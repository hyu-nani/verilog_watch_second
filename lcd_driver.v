==> flow/design.v <==
module lcd_driver(
  clk,
  rst,
  en_clk,
  data_char,
  index_char,
  lcd_rs,
  lcd_rw,
  lcd_e,
  lcd_data);
  input         clk,rst,en_clk;
  input   [7:0] data_char;
  output        lcd_rs,lcd_rw,lcd_e;
  output	 [4:0] index_char;
  output  [7:0] lcd_data;
  parameter     IDLE        = 4'h0;
  parameter     FUNC_SET    = 4'h1;
  parameter     DISP_OFF    = 4'h2;
  parameter     DISP_CLEAR  = 4'h3;
  parameter     DISP_ON     = 4'h4;
  parameter     MODE_SET    = 4'h5;
  parameter     PRINT_STRING= 4'h6;
  parameter     LINE2       = 4'h7;
  parameter     RETURN_HOME = 4'h8;
  parameter     T_PW        = 2499999;
  wire  [7:0] data_char;
  reg   [4:0] index_char;
  reg         lcd_rs,lcd_rw,lcd_e;
  wire  [7:0] lcd_data;
  reg   [3:0] state;
  reg	  [3:0] next_state;
  reg   [7:0] data_bus;
  reg   [21:0]cnt_init;
  reg         dly_en_clk;
  reg   [9:0] cnt_en_clk;
  assign  lcd_data  = (lcd_rw ? 8'b0000_0000 : data_bus);
  always @ (posedge clk or negedge rst)begin
    if(!rst)
      cnt_init  <=  0;
    else  begin 
      if(cnt_init >=  T_PW)
        cnt_init  <=  T_PW;
      else
        cnt_init  <=  cnt_init + 1'b1;
    end
  end
  always @ (posedge clk or negedge rst)begin
    if(!rst)
      state <=  IDLE;
    else if(en_clk)
      state <=  next_state;
    else  
      state <=  state;
  end
  always @ (*)begin
    case(state)
      IDLE        : if(cnt_init >= T_PW)
                      next_state  <=  FUNC_SET;
                    else
                      next_state  <=  IDLE;
      FUNC_SET    :   next_state  <=  DISP_OFF;
      DISP_OFF    :   next_state  <=  DISP_CLEAR;
      DISP_CLEAR  :   next_state  <=  DISP_ON;
      DISP_ON     :   next_state  <=  MODE_SET;
      MODE_SET    :   next_state  <=  PRINT_STRING;
      PRINT_STRING: if		(index_char == 15)
                      next_state  <=  LINE2;
                    else if(index_char == 31)
                      next_state  <=  RETURN_HOME;
                    else
                      next_state  <=  PRINT_STRING;
      LINE2       :   next_state  <=  PRINT_STRING;
      RETURN_HOME :   next_state  <=  PRINT_STRING;
      default     :   next_state  <=  IDLE;
    endcase
  end
  always @ (posedge clk or negedge rst)begin
    if(!rst)
      cnt_en_clk  <=  0;
    else if(en_clk)
      cnt_en_clk  <=  0;
    else if(&cnt_en_clk)
      cnt_en_clk  <=  cnt_en_clk;
    else
      cnt_en_clk  <=  cnt_en_clk + 1'b1;
  end
  always @ (posedge clk or negedge rst)begin
    if(!rst)
      index_char <= 1'b0;
    else begin
      if(state == PRINT_STRING && en_clk == 1)begin
        if(index_char < 31)
          index_char  <=  index_char + 1'b1;
        else
          index_char  <=  0;
      end
      else
        index_char  <=  index_char;
    end
  end
  always @ (posedge clk or negedge rst)begin
    if(!rst)
      dly_en_clk  <=  0;
    else
      dly_en_clk  <=  en_clk;
  end
  always @ (posedge clk or negedge rst)begin
    if(!rst)
      lcd_e <=  0;
    else if(state == IDLE)
      lcd_e <=  0;
    else
      if(dly_en_clk)
        lcd_e <=  1;
      else if(&cnt_en_clk)
        lcd_e <=  0;
      else
        lcd_e <=  lcd_e;
  end
  always @ (posedge clk or negedge rst)begin
    if(!rst)begin
      lcd_rs  <=  1'b0;
      lcd_rw  <=  1'b0;
      data_bus<=  8'h00;
    end
    else begin
      case(state)
        IDLE      : begin
          lcd_rs  <=  1'b0;
          lcd_rw  <=  1'b0;
          data_bus<=  8'h01;
        end
        FUNC_SET  : begin 
          lcd_rs  <=  1'b0;
          lcd_rw  <=  1'b0;
          data_bus<=  8'h38;
        end
        DISP_OFF  : begin
          lcd_rs  <=  1'b0;
          lcd_rw  <=  1'b0;
          data_bus<=  8'h08;
        end
        DISP_CLEAR: begin
          lcd_rs  <=  1'b0;
          lcd_rw  <=  1'b0;
          data_bus<=  8'h01;
        end
        DISP_ON   : begin
          lcd_rs  <=  1'b0;
          lcd_rw  <=  1'b0;
          data_bus<=  8'h0C;
        end
        MODE_SET  : begin
          lcd_rs  <=  1'b0;
          lcd_rw  <=  1'b0;
          data_bus<=  8'h06;
        end
        PRINT_STRING: begin
          lcd_rs  <=  1'b1;
          lcd_rw  <=  1'b0;
          data_bus<=  data_char;
        end
        LINE2     : begin
          lcd_rs  <=  1'b0;
          lcd_rw  <=  1'b0;
          data_bus<=  8'hC0;
        end
        RETURN_HOME:  begin
          lcd_rs  <=  1'b0;
          lcd_rw  <=  1'b0;
          data_bus<=  8'h80;
        end
        default   : begin
          lcd_rs  <=  1'b0;
          lcd_rw  <=  1'b0;
          data_bus<=  8'h00;
        end
      endcase
    end
  end
  reg [18*8-1:0]  STATE;
  always @ (*)begin
    case(state)
      IDLE        : STATE <= "IDLE";
      FUNC_SET    : STATE <= "FUNC_SET";
      DISP_OFF    : STATE <= "DISP_OFF";
      DISP_CLEAR  : STATE <= "DISP_CLEAR";
      DISP_ON     : STATE <= "DISP_ON";
      MODE_SET    : STATE <= "MODE_SET";
      PRINT_STRING: STATE <= "PRINT_STRING";
      LINE2       : STATE <= "LINE2";
      RETURN_HOME : STATE <= "RETURN_HOME";
      default     : STATE <= "ERROR";
    endcase
  end
endmodule
# ---- Step by step through the tools: lcd_driver
# What the tools print for lcd_driver, step after step.
# Lines are those of the file above, counted from 1.
# Library cell names are shortened.
# Not given: n/a
dict set report design {
  top_module {lcd_driver}
  clock_port {clk}
  cell_library {sky130hd}
  lib_corner {tt_025C_1v80}
}

# ---- Elaborated design
# Source: Yosys, flattened and elaborated, memories not mapped. Widths are those after wreduce. Registers that Yosys merges into a memory's read port (data or address) are not register bits. Print and check cells do not count. Equal cells are merged and count once.
dict set report word_totals {
  wordCells 43
  inputBits 11
  register_bits 52
  out_inout_bits 16
}
dict set report op_classes {
  reduce_and_logical 6
  mux 13
  equal 11
  addsub 3
  cmp 2
}
# op n
set ops {}
lappend ops {{8-bit case mux with 8-bit select} 1}
lappend ops {{4-bit case mux with 7-bit select} 1}
lappend ops {{22-bit by 1-bit adder with 22-bit output with constant B} 1}
lappend ops {{22-bit greater-or-equal comparator with constant B} 1}
lappend ops {{22-bit 2-to-1 mux} 1}
lappend ops {{10-bit 2-to-1 mux} 2}
lappend ops {{4-bit by 3-bit equality test with 1-bit output with constant B} 4}
lappend ops {{10-bit by 1-bit adder with 10-bit output with constant B} 1}
lappend ops {{10-bit AND reduction} 1}
lappend ops {{4-bit by 2-bit equality test with 1-bit output with constant B} 2}
lappend ops {{4-bit 2-to-1 mux} 2}
lappend ops {{5-bit by 1-bit adder with 5-bit output with constant B} 1}
lappend ops {{5-bit by 4-bit equality test with 1-bit output with constant B} 1}
lappend ops {{5-bit < comparator with constant B} 1}
lappend ops {{5-bit equality test with constant B} 1}
lappend ops {{5-bit 2-to-1 mux} 1}
lappend ops {{1-bit 2-to-1 mux} 5}
lappend ops {{4-bit by 1-bit equality test with 1-bit output with constant B} 1}
lappend ops {{4-bit equality test with constant B} 1}
lappend ops {{4-bit zero test} 1}
lappend ops {{3-bit nonzero test} 1}
lappend ops {{3-bit OR reduction} 1}
lappend ops {{2-bit inequality test with constant B} 1}
lappend ops {{2-bit OR reduction} 1}
lappend ops {{1-bit logical AND} 1}

# ---- Depth
# Longest topological path by Yosys (ltp), each cell counted once; first at word level (registers and memories cut), then after technology mapping (sequential cells cut; the memories' decode and read muxes count).
dict set report logic_depth {
  word_depth 4
  abc_area 0
  ltp_mapped 6
  mapped_depth_nobuf 6
}

# ---- Mapped cells and area
# Source: synth_stat.txt of the flow (Yosys; design flattened, memories mapped). It holds for the ABC_AREA given above (unset counts as 0); a run with the other value may have another netlist.
# Totals and module areas in this step are rounded.
# type n area_total_um2
set types {}
lappend types {dfrtp_1 56 1.4E+03}
lappend types {xnor2_1 10 87.584}
lappend types {nand2_1 22 82.579}
lappend types {nand3_1 15 75.072}
lappend types {nor3_1 13 65.062}
lappend types {ha_1 5 62.56}
lappend types {xor2_1 7 61.309}
lappend types {mux2_2 5 56.304}
lappend types {a211oi_1 7 52.55}
lappend types {nor2_1 14 52.55}
lappend types {and3_1 7 43.792}
lappend types {nand4_1 7 43.792}
lappend types {o21ai_0 8 40.038}
lappend types {o31ai_1 5 37.536}
lappend types {or3_1 6 37.536}
lappend types {or4_1 5 37.536}
lappend types {a31oi_1 5 31.28}
lappend types {a21o_1 4 30.029}
# Other cell types: 30; their cells: 53.
dict set report synth_totals {
  stdcells 254
  ffs 57
  area_mm2 0.0027
  buf_cells 13
  seqArea_mm2 0.00143
}

# ---- Timing after synthesis
# OpenSTA on the mapped netlist: ideal clock, no wires. The path of least setup slack (recovery checks aside). Input and output delay are each 20% of the period. Register names are those of the netlist, which keeps one name where synthesis merged equal registers.
dict set report synth_path {
  path_kind {reg-to-reg}
  startpoint {register cnt_init[0]}
  endpoint {register cnt_init[20]}
  t_first_pin_ns 0.000
  t_arrival_ns 1.831
  slack_ns 1.095
  setup_ns 0.094
  path_buffers 1
  period_ns 3.02
  required_ns 2.926
  delay_ns 1.925
  path_stages 7
  synth_period_reached_ns 1.925
}
# "delay_ns" is the arrival time less input delay plus setup time.
# "path_stages" counts driving pins, that of a launching flip-flop among them; a cell with two outputs on the path counts twice.
# "synth_period_reached_ns" is the clock period less the worst setup slack; recovery checks do not enter. This is arithmetic on one report: input and output delays are still those of the set period (20% each).
# The rows between start and end are the longest chain of elaborated cells between them; the timing report does not say that the signal goes this way. Where chains are equally long, one stands for them.
# A line is the first line of the expression or statement that the cell stems from. Yosys adds cells for indexed reads and writes and turns some case tables into memories.
# A register here has more assigning lines than the two given.
dict set report synth_between {
  path_cell_list {dfrtp_1 -> ha_1 -> and4_2 -> buf_2 -> nand4_2 -> or4_1 -> a211oi_1}
  elab_chain_len 2
  cells_between 3
  classes_between {add/sub: 1; compare: 1; mux: 1}
}
# item line_no
set synth_lines {}
lappend synth_lines {{from (decl)} 33} ;# reg   [21:0]cnt_init;
lappend synth_lines {{from (assign)} 39} ;# cnt_init  <=  0;
lappend synth_lines {{from (assign)} 44} ;# cnt_init  <=  cnt_init + 1'b1;
lappend synth_lines {{22-bit by 1-bit adder with 22-bit output} 44}
lappend synth_lines {{22-bit 2-to-1 mux} 41} ;# if(cnt_init >=  T_PW)
lappend synth_lines {{to (assign)} 42} ;# cnt_init  <=  T_PW;
lappend synth_lines {{to (assign)} 44}
lappend synth_lines {{to (decl)} 33}

# ---- Timing after layout
# Path of least setup slack in the final report of run 1 (OpenROAD, finished layout, wires in). Where an end is a register, its clock arrival counts in the times.
dict set report layout_path {
  path_kind {reg-to-reg}
  startpoint {register cnt_init[9]}
  endpoint {register cnt_init[19]}
  path_buffers 0
  t_first_pin_ns 0.33
  required_ns 1.63
  setup_ns 0.08
  period_ns 1.38
  slack_ns -0.38
  path_stages 5
  t_arrival_ns 2.01
}
# The rows between start and end are the longest chain of elaborated cells between them; the timing report does not say that the signal goes this way. Where chains are equally long, one stands for them.
# A register here has more assigning lines than the two given.
dict set report layout_between {
  path_cell_list {dfrtp_1 -> nand3_1 -> or4_4 -> or4_4 -> a211oi_2}
  elab_chain_len 2
  cells_between 3
  classes_between {add/sub: 1; compare: 1; mux: 1}
}
# item line_no
set layout_lines {}
lappend layout_lines {{from (decl)} 33} ;# reg   [21:0]cnt_init;
lappend layout_lines {{from (assign)} 39} ;# cnt_init  <=  0;
lappend layout_lines {{from (assign)} 44} ;# cnt_init  <=  cnt_init + 1'b1;
lappend layout_lines {{22-bit by 1-bit adder with 22-bit output} 44}
lappend layout_lines {{22-bit 2-to-1 mux} 41} ;# if(cnt_init >=  T_PW)
lappend layout_lines {{to (assign)} 42} ;# cnt_init  <=  T_PW;
lappend layout_lines {{to (assign)} 44}
lappend layout_lines {{to (decl)} 33}

Subject: lcd_driver on sky130hd, stored results

Hello all,

Design lcd_driver on sky130hd. What follows are 2 stored runs of the flow, each under its own settings; their order means nothing. The constraints put input and output delay at 20% of the set period each and load the outputs with 0.01 pF.
"achievedPeriod_ns": clock period set for the run, less the worst setup slack. It is reckoned from that one timing run; input and output delays stay at 20% of the period that was set.
"timing.worst_path_ns" is the time allowed to the run's worst setup path (the clock period less input and output delay, where it has them) less its slack. Clock arrival times count: a late capture clock shortens it, a late launch clock lengthens it.
Results are given in rounded form.

# run 1
==> flow/run.sh <==
#!/bin/bash
# the make line also repeats the synthesis and layout settings of config.mk as NAME=value (left out here)
make -C /OpenROAD-flow-scripts/flow DESIGN_CONFIG=/design/flow/config.mk WORK_HOME=/design/flow/orfs CLKGATE_MAP_FILE= finish
==> flow/config.mk <==
export PLATFORM = sky130hd
export DESIGN_NAME = lcd_driver
export DESIGN_NICKNAME = lcd_driver
export VERILOG_FILES = /design/flow/design.v
export SDC_FILE = /design/flow/constraint.sdc
export NUM_CORES = 4
export LEC_CHECK = 0
export CAP_MARGIN = 35
export CORE_MARGIN = 3
export CORE_UTILIZATION = 40
export GPL_ROUTABILITY_DRIVEN = 1
export MAX_ROUTING_LAYER = met4
export MIN_ROUTING_LAYER = met1
export SLEW_MARGIN = 20
==> flow/constraint.sdc <==
create_clock -name core_clock -period 1.38 [get_ports {clk}]
set_input_delay 0.2760 -clock core_clock [delete_from_list [all_inputs] [get_ports {clk}]]
set_output_delay 0.2760 -clock core_clock [all_outputs]
set_load 0.01 [all_outputs]

==> run 1: results <==
worst_setup_slack_ns=-0.380
post_route_stdcell_area_mm2=0.00403
timing.worst_path_ns=1.76
timing.worst_path_kind="reg-to-reg"
total_negative_slack_ns=-5.90
final_die_area_mm2=0.00777
achievedPeriod_ns=1.760
layout_utilization_pct=62.4
yosys_chip_area_mm2=0.0027

# run 2
==> flow/run.sh <==
#!/bin/bash
# the make line also repeats the synthesis and layout settings of config.mk as NAME=value (left out here)
make -C /OpenROAD-flow-scripts/flow DESIGN_CONFIG=/design/flow/config.mk WORK_HOME=/design/flow/orfs CLKGATE_MAP_FILE= finish
==> flow/config.mk <==
export PLATFORM = sky130hd
export DESIGN_NAME = lcd_driver
export DESIGN_NICKNAME = lcd_driver
export VERILOG_FILES = /design/flow/design.v
export SDC_FILE = /design/flow/constraint.sdc
export NUM_CORES = 4
export LEC_CHECK = 0
export CAP_MARGIN = 20
export CORE_MARGIN = 2
export CORE_UTILIZATION = 40
export SLEW_MARGIN = 20
==> flow/constraint.sdc <==
create_clock -name core_clock -period 2.0 [get_ports {clk}]
set_input_delay 0.4000 -clock core_clock [delete_from_list [all_inputs] [get_ports {clk}]]
set_output_delay 0.4000 -clock core_clock [all_outputs]
set_load 0.01 [all_outputs]

==> run 2: results <==
final_die_area_mm2=0.00742
yosys_chip_area_mm2=0.0027
layout_utilization_pct=52.4
worst_setup_slack_ns=0.094
total_negative_slack_ns=0.000
post_route_stdcell_area_mm2=0.00336
timing.worst_path_ns=1.91
timing.worst_path_kind="reg-to-reg"
achievedPeriod_ns=1.906

Thanks
